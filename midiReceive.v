==> flow/design.v <==
module midiReceive(
clck,
LED_out,
rst_n,
midi_data,
bitcount,
state_next,
MIDIbit,
displaytoggle_nxt
);
input clck; 
input rst_n; 
input midi_data; 
output reg [7:0] LED_out;  
wire EdgeDetected;  
wire [8:0]counterVal;  
reg manual_reset; 
reg [9:0] frame; 
reg [1:0] state; 
output reg [5:0]bitcount; 
reg displaytoggle=1'b0; 
output reg MIDIbit;  
reg [7:0] LED_out_nxt; 
output reg [1:0] state_next; 
output reg displaytoggle_nxt=1'b0;
reg [5:0]bitcount_nxt=6'b000000;
reg [9:0]frame_next;
reg manual_reset_next=1'b0;
up_counter count(counterVal,clck,rst_n,manual_reset); 
edge_detect fallingedge(midi_data,clck,EdgeDetected,rst_n);
always@(posedge clck)begin 
if (!rst_n) begin  
state<=2'b00;
bitcount<=6'b0;
manual_reset<=1'b1;
frame<=10'b000000000;
displaytoggle=1'b0;
LED_out<=8'b00000000;
end
else begin  
state<=state_next;
bitcount<=bitcount_nxt;
manual_reset<=manual_reset_next;
frame[9:1]<=frame_next[8:0];
frame[0]<=MIDIbit;
displaytoggle<=displaytoggle_nxt;
LED_out<=displaytoggle_nxt? LED_out_nxt:8'b00000000; 
end  
end 
always@(*) begin 
case(state)
2'b00: begin  
	if (EdgeDetected)begin  
		state_next=2'b01; 
		manual_reset_next=1'b1; 
		bitcount_nxt=6'b000000; 
		MIDIbit=frame[0]; 
		end
	else begin
		state_next=2'b00; 
		manual_reset_next=1'b1;  
		bitcount_nxt=6'b000000; 
		MIDIbit=frame[0]; 
		end
		end
2'b01: begin  
	if (counterVal==64) begin  
		manual_reset_next=1'b1; 
		state_next=2'b10; 
		bitcount_nxt[5:0]=0; 
		MIDIbit=midi_data; 
	end
	else begin 
		manual_reset_next=1'b0;  
		state_next=2'b01; 
		bitcount_nxt[5:0]=0; 
		MIDIbit=frame[0]; 
	end
end		
2'b10: begin  
if (bitcount==6'b11110)begin  
	state_next=2'b00;  
	manual_reset_next=1; 
	bitcount_nxt[5:0]=0; 
	MIDIbit=frame[0]; 
	end 
	else begin 
	manual_reset_next=1'b0; 
	state_next=2'b11; 
	bitcount_nxt=bitcount; 
	MIDIbit=frame[0]; 
	end
	end 		
2'b11: begin 
if (counterVal==128)begin 
	manual_reset_next=1'b1; 
	state_next=2'b10; 
	bitcount_nxt=bitcount+1'b1;  
	MIDIbit=midi_data; 
	end
	else begin 
	state_next=2'b11; 
	manual_reset_next=1'b0; 
	bitcount_nxt=bitcount; 
	MIDIbit=frame[0]; 
	end 
end 
default: begin 
state_next=2'b00;  
manual_reset_next=1'b1; 
MIDIbit=frame[0]; 
bitcount_nxt=6'b0;  
end
endcase
end
always @(*) begin 
if (counterVal==128)begin  
frame_next<=frame; 
end 
else begin 
frame_next[0]<=frame[1];
frame_next[1]<=frame[2];
frame_next[2]<=frame[3];
frame_next[3]<=frame[4];
frame_next[4]<=frame[5];
frame_next[5]<=frame[6];
frame_next[6]<=frame[7];
frame_next[7]<=frame[8];
frame_next[8]<=frame[9];
frame_next[9]<=frame[9];
end 
end
always @(*) begin 
if (frame[8:1]==8'h90)begin 
displaytoggle_nxt=1; 
end 
else if (frame[8:1]==8'h80) begin  
displaytoggle_nxt=0; 
end 
else begin
displaytoggle_nxt=displaytoggle; 
end
end
always @(*) begin 
if (bitcount==19)begin 
LED_out_nxt=frame[8:1]; 
end 
else begin
LED_out_nxt=LED_out;  
end
end
endmodule
module up_counter    (
  counter_out     ,   
  clck     ,   
  reset_bttn,  
  manual_reset  
  );
     output reg [8:0] counter_out;
      reg [8:0] counter_nxt = 8'b0;
      input reset_bttn,clck,manual_reset;
always @(*)begin 
if (manual_reset)begin  
counter_nxt=0; 
end else begin 
counter_nxt=counter_out+1'b1; 
end 
end
 always @(posedge clck) begin 
 if (!reset_bttn) begin
     counter_out <= 8'b00000000 ; 
 end else begin
    counter_out <= counter_nxt;  
  end
  end
endmodule
module edge_detect	( 
	input data, 
	input clk, 
	output reg Edge_detected, 
	input rst_n 
	);
	reg r1=0; 
	reg r2=0;
	reg Edge=0;
	always @(*) begin 
	if (r1==0 && r2==1)begin 
     Edge = 1;  
     end
     else begin 
		 Edge = 0; 
		end
		end
	always @(posedge clk) begin
	if (!rst_n)begin  
	r1 <= 0;
	r2 <= 0;
	Edge_detected<=0;
	end
	else begin  
		r1 <= data;
		r2 <= r1;
		Edge_detected<= Edge; 
	end
	end
endmodule
# Tool chain data of midiReceive
# What the tools print for midiReceive, step after step.
# Lines are those of the file above, counted from 1.
# Operators: Yosys type, input widths -> output width; for muxes data width and select width s.
# The mark - stands for no value.
[inputs]
design = "midiReceive"
clk_port = "clck"
cell_library = "sky130hd"
corner = "tt_025C_1v80"

# Word level
# Counts by Yosys on the flattened word-level netlist (proc, flatten, opt, wreduce; memories kept). Register bits leave out memories and registers merged into their read ports (data or address). Print and check cells are left out. Cells with the same type and inputs are merged into one.
[classes]
n_addsub = 2
eq_ne = 11
mux = 18
n_logic = 2
reduce_and_logical = 7
[ops]
columns = ["op", "n"]
rows = [
  ["$pmux 6 s3", 1],
  ["$eq 8x8->1 const B", 2],
  ["$eq 6x5->1 const B", 2],
  ["$mux 6", 2],
  ["$mux 1", 10],
  ["$add 9x1->9 const B", 1],
  ["$eq 9x7->1 const B", 1],
  ["$eq 9x8->1 const B", 1],
  ["$pmux 2 s4", 1],
  ["$reduce_or 2->1", 3],
  ["$add 6x1->6 const B", 1],
  ["$eq 2x2->1 const B", 2],
  ["$ne 2x2->1 const B", 2],
  ["$reduce_and 2->1", 2],
  ["$pmux 1 s4", 1],
  ["$mux 2", 2],
  ["$pmux 1 s3", 1],
  ["$not 1->1", 2],
  ["$eq 2x1->1 const B", 1],
  ["$logic_not 2->1", 1],
  ["$logic_and 1x1->1", 1],
]
[bits]
ff_bits = 39
inputBits = 3
output_inout_bits = 18
wordCells = 51

# Depth
# Longest topological path by Yosys (ltp), each cell counted once; first at word level (registers and memories cut), then after technology mapping (sequential cells cut; the memories' decode and read muxes count).
[depth]
depth_word = 4
ABC_AREA = 0
mapped_depth = 7
ltp_nobuf = 6

# Synthesis result
# The flow's flattened synthesis, as Yosys stat reports it; memories are mapped. The netlist is that of the ABC_AREA named above (0 if unset); the other value can give another one.
[mapped]
stdcells = 185
area_um2 = 1747.9
sequential_area_um2 = 780.7
flip_flops = 39
n_buf = 7
[types]
columns = ["cell", "n", "type_area_um2"]
rows = [
  ["sky130_fd_sc_hd__dfxtp_1", 39, 780.749],
  ["sky130_fd_sc_hd__mux2i_1", 19, 190.182],
  ["sky130_fd_sc_hd__nor2_1", 19, 71.318],
  ["sky130_fd_sc_hd__nor2b_1", 11, 68.816],
  ["sky130_fd_sc_hd__ha_1", 4, 50.048],
  ["sky130_fd_sc_hd__or3_1", 7, 43.792],
  ["sky130_fd_sc_hd__nor4_4", 2, 42.541],
  ["sky130_fd_sc_hd__nand2_1", 11, 41.29],
  ["sky130_fd_sc_hd__nand3_1", 7, 35.034],
  ["sky130_fd_sc_hd__a31oi_1", 5, 31.28],
  ["sky130_fd_sc_hd__inv_1", 8, 30.029],
  ["sky130_fd_sc_hd__xor2_1", 3, 26.275],
  ["sky130_fd_sc_hd__and2_1", 4, 25.024],
  ["sky130_fd_sc_hd__nand2b_1", 4, 25.024],
  ["sky130_fd_sc_hd__clkbuf_1", 6, 22.522],
  ["sky130_fd_sc_hd__a21oi_1", 4, 20.019],
  ["sky130_fd_sc_hd__o21ai_0", 4, 20.019],
  ["sky130_fd_sc_hd__or2_2", 3, 18.768],
]
# Not listed: further types 23, cells in them 25.
# The figures by module come from a second, unflattened synthesis with its own total; it is not the netlist above.
[hier_totals]
cells_unflattened = 197
area_unflattened_um2 = 1866.8
# Each row is one instance without its submodules.
[modules]
columns = ["mod", "instances", "n_cells", "area_um2", "mod_seq_area_um2"]
rows = [
  ["midiReceive", 1, 151, 1407.6, 540.5],
  ["up_counter", 1, 40, 376.6, 180.2],
  ["edge_detect", 1, 6, 82.6, 60.1],
]

# Path before layout
# OpenSTA on the mapped netlist: ideal clock, no wires. The path of least setup slack (recovery checks aside). Input and output delay are each 20% of the period. Register names are those of the netlist, which keeps one name where synthesis merged equal registers.
[synth_timing]
path_type = "register to output"
from = "register bitcount[1]"
to = "output port state_next[0]"
clock_period_ns = 2.11
t_first_pin_ns = 0.000
t_arrival_ns = 1.614
setup_slack_ns = 0.074
delay_ns = 1.614
stages = 7
synth_period_reached_ns = 2.036
# "delay_ns" is the arrival time less input delay plus setup time.
# A path that ends at an output port has no setup time.
# "stages" counts driving pins, that of a launching flip-flop among them; a cell with two outputs on the path counts twice.
# "synth_period_reached_ns" = period - worst setup slack (recovery checks aside). The figure is calculated, with input and output delays left at 20% of the set period.
# The rows between start and end are the longest chain of elaborated cells between them; the timing report does not say that the signal goes this way. Where chains are equally long, one stands for them.
# A line is the first line of the expression or statement that the cell stems from. Yosys adds cells for indexed reads and writes and turns some case tables into memories.
[synth_via]
path_cell_list = "sky130_fd_sc_hd__dfxtp_1 -> sky130_fd_sc_hd__ha_1 -> sky130_fd_sc_hd__nand3b_1 -> sky130_fd_sc_hd__or3_1 -> sky130_fd_sc_hd__clkbuf_1 -> sky130_fd_sc_hd__and3_1 -> sky130_fd_sc_hd__o21a_1"
elab_chain_len = 3
[synth_rtl]
columns = ["item", "line_no", "rtl"]
rows = [
  ["start: declaration", 20, "output reg [5:0]bitcount;"],
  ["start: assignment", 34, "bitcount<=6'b0;"],
  ["start: assignment", 42, "bitcount<=bitcount_nxt;"],
  ["$eq 6x5->1", 81, "if (bitcount==6'b11110)begin"],
  ["$mux 2", 81, ""],
  ["$pmux 2 s4", 51, "case(state)"],
  ["end: declaration", 24, "output reg [1:0] state_next;"],
]

# Worst path after layout
# From the final timing report of run 1: the path of least setup slack in the routed layout; clock arrival at registers is part of the times.
[layout_timing]
path_type = "register to output"
from = "register bitcount[0]"
to = "output port state_next[0]"
clock_period_ns = 2.24
t_first_pin_ns = 0.28
t_arrival_ns = 1.78
setup_slack_ns = 0.02
stages = 8
# The rows between start and end are the longest chain of elaborated cells between them; the timing report does not say that the signal goes this way. Where chains are equally long, one stands for them.
[layout_via]
path_cell_list = "sky130_fd_sc_hd__dfxtp_2 -> sky130_fd_sc_hd__inv_2 -> sky130_fd_sc_hd__ha_4 -> sky130_fd_sc_hd__nand3b_1 -> sky130_fd_sc_hd__or3_4 -> sky130_fd_sc_hd__and3_4 -> sky130_fd_sc_hd__o21a_1 -> sky130_fd_sc_hd__buf_2"
elab_chain_len = 3
[layout_rtl]
columns = ["item", "line_no", "rtl"]
rows = [
  ["start: declaration", 20, "output reg [5:0]bitcount;"],
  ["start: assignment", 34, "bitcount<=6'b0;"],
  ["start: assignment", 42, "bitcount<=bitcount_nxt;"],
  ["$eq 6x5->1", 81, "if (bitcount==6'b11110)begin"],
  ["$mux 2", 81, ""],
  ["$pmux 2 s4", 51, "case(state)"],
  ["end: declaration", 24, "output reg [1:0] state_next;"],
]

# Measured results for midiReceive: 2 stored runs of the Yosys and OpenROAD flow on sky130hd. The settings differ; the order carries no meaning. The constraints put input and output delay at 20% of the set period each and load the outputs with 0.01 pF.
# By "achieved_clock_period_ns" is meant the clock period of the run minus its worst setup slack. This is arithmetic on one report: input and output delays are still those of the set period (20% each).
# "worst_setup_path_time_ns" = time allowed to the worst setup path (clock period - input delay - output delay, where it has them) - its slack; a late launch clock adds to it, a late capture clock takes from it.
# "final_power_uw" is the tool's figure for a default switching activity; nothing was simulated.

[[run]]
name = "run 1"
[run.settings]
period_ns = 2.24
CAP_MARGIN = 20
CORE_MARGIN = 2
CORE_UTILIZATION = 40
SLEW_MARGIN = 20
[run.results]
worst_setup_path_time_ns = 1.78
worstPathKind = "register to output"
final_die_area_um2 = 4914.7
setup_worst_slack_ns = 0.016
finalCellArea_um2 = 2322.2
achieved_clock_period_ns = 2.224
layout_utilization_pct = 54.1
final_setup_tns_ns = 0.000
synth_chip_area_um2 = 1747.9
final_power_uw = 1296
final_hold_ws_ns = 0.406

[[run]]
name = "run 2"
[run.settings]
period_ns = 2.71
CORE_UTILIZATION = 21
PLACE_DENSITY_LB_ADDON = 0.26
HOLD_SLACK_MARGIN = 0.07
CORE_ASPECT_RATIO = 0.6
CELL_PAD_IN_SITES_DETAIL_PLACEMENT = 1
TNS_END_PERCENT = 25
ABC_AREA = 0
GPL_TIMING_DRIVEN = 0
SLEW_MARGIN = 20
MAX_ROUTING_LAYER = "met5"
CAP_MARGIN = 20
CORE_MARGIN = 2
[run.results]
worst_setup_path_time_ns = 2.08
worstPathKind = "register to output"
final_die_area_um2 = 9093.3
setup_worst_slack_ns = 0.088
finalCellArea_um2 = 2307.2
achieved_clock_period_ns = 2.622
layout_utilization_pct = 28.9
final_setup_tns_ns = 0.000
synth_chip_area_um2 = 1747.9
final_power_uw = 1286
final_hold_ws_ns = 0.407
